==> flow/design.v <==
module control (input logic clk, reset, Zero,
                input logic [5:0] Op, 
                output logic IorD, MemRead, MemWrite, MemToReg, IRWrite,
                output logic ALUSrcA, RegWrite, RegDst, PCSel,
                output logic [1:0] PCSource,
                output logic [1:0] ALUSrcB,
                output logic [1:0] ALUOp);
reg [3:0]state;
reg [3:0]next_state;
parameter S0=4'b0000; 
parameter S1=4'b0001; 
parameter S2=4'b0010; 
parameter S3=4'b0011; 
parameter S4=4'b0100; 
parameter S5=4'b0101; 
parameter S6=4'b0110; 
parameter S7=4'b0111; 
parameter S8=4'b1000;
parameter S9=4'b1001;
always@(posedge clk or posedge reset)begin
if(reset) state<=S0;
else  state<=next_state;
end
always_comb  
begin
     next_state=S0;
     ALUOp = 0;
     ALUSrcB = 0;
     PCSource = 0;
     ALUSrcA = 0;
     PCSel = 0;
     IRWrite = 0;
     MemWrite = 0;
	  MemRead = 0;
     RegWrite = 0;
     RegDst = 0;
     MemToReg = 0;
     IorD = 0;
 case(state)
 S0: begin 
            next_state=S1;
            IorD = 0;
            MemRead = 1;
            IRWrite = 1;
            ALUSrcA = 0;
            ALUSrcB = 2'b01;
            PCSource = 2'b00;
            ALUOp = 2'b00;
            PCSel = 1;
 end
 S1: begin
           ALUSrcA = 0;
            ALUSrcB = 2'b11;
            ALUOp = 2'b00;
            PCSel = 0;
            if(Op == 6'b100011 || Op == 6'b101011)begin 
                next_state = S2;
            end
            else if (Op == 6'b000000)begin
                next_state = S6;
            end
            else if(Op == 6'b000100)begin
                next_state = S8;
            end
            else if (Op == 6'b000010)begin
                next_state = S9;
            end
 end
 S2: begin
           ALUSrcA = 1;
            ALUSrcB = 2'b10;
            ALUOp = 2'b00;
            PCSel = 0;
            if(Op == 6'b100011) begin
                next_state = S3;
            end
            else if(Op == 6'b101011) begin
                next_state = S5;
            end
 end
 S3: begin
         next_state=S4;
           MemRead = 1;
            IorD = 1;
            PCSel = 0;
 end
 S4:begin
         next_state=S0;
           RegDst = 0;
            RegWrite = 1;
            MemToReg = 1;
            PCSel = 0;
 end
 S5:begin
         next_state=S0;
           MemWrite = 1;
            IorD = 1;
            PCSel = 0;
 end
 S6:begin
         next_state=S7;
           ALUSrcA = 1;
            ALUSrcB = 2'b00;
            ALUOp = 2'b10;
            PCSel = 0;
 end
 S7:begin
            next_state=S0;
            RegDst = 1;
            RegWrite = 1;
            MemToReg = 0;
            PCSel = 0;
 end
 S8:begin
            next_state=S0;
            ALUSrcA = 1;
            ALUSrcB = 2'b00;
            ALUOp = 2'b01;
            PCSource = 2'b01;
				if(Zero) begin
            PCSel <= 1;
				end
				else PCSel <=0;
 end 
 S9:begin
             next_state=S0;
            PCSource = 2'b10;
            PCSel = 1;
 end
endcase
end
endmodule
==> Tool chain data of control <==
Tool output for the design above, in the order of the flow.
Lines are those of the file above, counted from 1.
Cell names lack the library's common part.
{ "design": {"top_module": "control", "clock_port": "clk", "library": "sky130hd", "lib_corner": "tt_025C_1v80"} }

==> Word-level counts <==
Counts by Yosys on the flattened word-level netlist (proc, flatten, opt, wreduce; memories kept). Register bits leave out memories and registers merged into their read ports (data or address); mux counts leave out enables and synchronous resets folded into registers. Print and check cells are left out. Cells with the same type and inputs are merged into one.
{ "op_classes": {"addsub": 0, "mul": 0, "div": 0, "cmp": 0, "n_eq": 13, "shift": 0, "muxes": 20, "n_logic": 0, "reduce_logical": 8} }
{ "op_table": {"columns": ["op", "count"], "rows": [
  ["4-bit case mux with 5-bit select", 1],
  ["4-bit by 3-bit == test with 1-bit output (second input constant)", 4],
  ["4-bit two-way mux", 4],
  ["6-bit == test (second input constant)", 2],
  ["1-bit two-way mux", 9],
  ["2-bit OR reduction", 4],
  ["4-bit by 2-bit == test with 1-bit output (second input constant)", 2],
  ["4-bit == test (second input constant)", 2],
  ["2-bit case mux with 2-bit select", 2],
  ["6-bit by 2-bit == test with 1-bit output (second input constant)", 1],
  ["6-bit by 3-bit == test with 1-bit output (second input constant)", 1],
  ["6-bit logical NOT", 1],
  ["2-bit case mux with 3-bit select", 1],
  ["3-bit two-way mux", 2],
  ["4-bit by 1-bit == test with 1-bit output (second input constant)", 1],
  ["4-bit logical NOT", 1],
  ["3-bit OR reduction", 1],
  ["1-bit case mux with 2-bit select", 1],
  ["1-bit logical OR", 1]
]} }
{ "word_totals": {"ff_bits": 4, "latch_bits": 0, "ramBits": 0, "rom_bits": 0, "clocked_rd_ports_x_width": 0, "memories": 0, "output_inout_bits": 15, "word_cells": 42} }

==> Longest topological paths <==
Longest topological path by Yosys (ltp), each cell counted once; first at word level (registers and memories cut), then after technology mapping (sequential cells cut; the memories' decode and read muxes count).
{ "logic_depth": {"ltp_word": 6, "abc_area": 1, "mapped_depth": 5} }

==> Synthesis result <==
Yosys stat after the flow's synthesis: flattened, memories mapped to cells. It holds for the ABC_AREA given above (unset counts as 0); a run with the other value may have another netlist.
{ "by_type": {"columns": ["cell", "count", "area_total_um2"], "rows": [
  ["dfrtp_1", 9, 225.216],
  ["inv_1", 11, 41.29],
  ["nor2_1", 11, 41.29],
  ["nand2_1", 9, 33.782],
  ["dfstp_2", 1, 26.275],
  ["clkbuf_1", 4, 15.014],
  ["nand3_1", 3, 15.014],
  ["nand4_1", 2, 12.512],
  ["nand3_2", 1, 10.01],
  ["nor3_1", 2, 10.01],
  ["a21oi_2", 1, 8.758],
  ["and2_1", 1, 6.256],
  ["nor2_2", 1, 6.256],
  ["a21oi_1", 1, 5.005]
]} }
{ "synth_totals": {"mapped_cells": 57, "synth_area_um2": 456.7, "seq_area_um2": 251.5, "ff_cells": 10} }

==> Path before layout <==
Source: OpenSTA report_checks on the synthesized netlist (no wires, ideal clock, input and output delay 20% of the period each), path of least setup slack; recovery checks are left aside. Register names are those of the netlist, which keeps one name where synthesis merged equal registers.
{ "synth_path": {"path_type": "input to output", "from": "in Zero", "to": "out PCSel", "period_ns": 2.52, "in_delay_ns": 0.504, "output_delay_ns": 0.504, "t_arrival_ns": 0.715, "t_required_ns": 2.016, "path_slack_ns": 1.301, "path_delay_ns": 0.211, "driving_pins": 2, "period_less_setup_slack_ns": 1.219} }
"path_delay_ns" = arrival - input delay + setup time.
At an output port there is no setup time.
"driving_pins": output pins that drive a net of the path, with the launching flip-flop's if there is one; two outputs of one cell count as two.
"period_less_setup_slack_ns" = period - worst setup slack (recovery checks aside). The figure is calculated, with input and output delays left at 20% of the set period.
Between the ends stands the longest chain of elaborated cells between them, by number of cells; it is not shown to be the way that was timed. Of several equally long chains one is given.
A line is the first line of the expression or statement that the cell stems from. Yosys adds cells for indexed reads and writes and turns some case tables into memories.
{ "synth_between": {"path_cell_list": "a21oi_1 > nand2_1", "elab_chain_len": 2} }
{ "synth_lines": {"columns": ["element", "line", "text"], "rows": [
  ["start: declaration", 1, "module control (input logic clk, reset, Zero,"],
  ["1-bit two-way mux", 120, "if(Zero) begin"],
  ["1-bit case mux with 2-bit select", 39, "case(state)"],
  ["end: declaration", 4, "output logic ALUSrcA, RegWrite, RegDst, PCSel,"]
]} }

==> Path in the finished layout <==
From the final timing report of stored run 1: the path of least setup slack in the routed layout; clock arrival at registers is part of the times.
{ "layout_path": {"path_type": "register to output", "from": "reg state", "to": "out IRWrite", "period_ns": 1.72, "output_delay_ns": 0.34, "t_arrival_ns": 1.34, "t_required_ns": 1.38, "path_slack_ns": 0.04, "driving_pins": 2} }
Where an end lacks its bit number, it is one bit of the signal, or one of the new flip-flops if synthesis recoded a state register.
{ "layout_between": {"path_cell_list": "dfstp_2 > clkdlybuf4s50_1"} }
{ "layout_lines": {"columns": ["element", "line", "text"], "rows": [
  ["start: declaration", 8, "reg [3:0]state;"],
  ["start: assignment", 21, "if(reset) state<=S0;"],
  ["start: assignment", 22, "else  state<=next_state;"],
  ["end: declaration", 3, "output logic IorD, MemRead, MemWrite, MemToReg, IRWrite,"]
]} }
Chain of elaborated cells between the ends: none given.

--- measured runs ---
Measured data: module control, platform sky130hd, 2 stored runs of the flow under differing settings, order arbitrary. Input and output delays are each 20% of the period that was set; the output load is 0.01 pF.
"achieved clock period (ns)": clock period set for the run, less the worst setup slack. It is reckoned from that one timing run; input and output delays stay at 20% of the period that was set.
By "worst setup path time (ns)" is meant the share of the clock period that the worst setup path is allowed (20% is reserved at inputs, 20% at outputs), minus its slack. Clock arrival times at its registers enter into it.
"finish__power__total": no workload was simulated; the value follows from the tool's default switching activity.

settings of stored run 1
{
  "period_ns": 1.72,
  "CORE_UTILIZATION": 41,
  "PLACE_DENSITY_LB_ADDON": 0.03,
  "CORE_ASPECT_RATIO": 0.94,
  "CORE_MARGIN": 8,
  "TNS_END_PERCENT": 70,
  "ABC_AREA": 1,
  "GPL_TIMING_DRIVEN": 1,
  "SLEW_MARGIN": 15,
  "MIN_ROUTING_LAYER": "met1",
  "CAP_MARGIN": 20
}
report of stored run 1
yosys chip area after synthesis (um^2): 456.7
finish__design__die__area: 2438.6
finish__design__instance__area__stdcell: 733.2
finish__design__instance__utilization: 0.7199
finish__timing__setup__ws: 0.036
finish__timing__setup__tns: 0.000
finish__timing__hold__ws: 0.354
finish__power__total: 5.384e-04
achieved clock period (ns): 1.684
worst setup path time (ns): 1.34
worst setup path kind: register to output

settings of stored run 2
{
  "period_ns": 2.25,
  "CORE_UTILIZATION": 54,
  "SETUP_SLACK_MARGIN": 0.52,
  "PLACE_DENSITY_LB_ADDON": 0.21,
  "ABC_AREA": 1,
  "GPL_TIMING_DRIVEN": 0,
  "SLEW_MARGIN": 15,
  "MAX_ROUTING_LAYER": "met5",
  "CAP_MARGIN": 20,
  "CORE_MARGIN": 2
}
report of stored run 2: did not finish, floorplan, PDN-0185
--- end ---
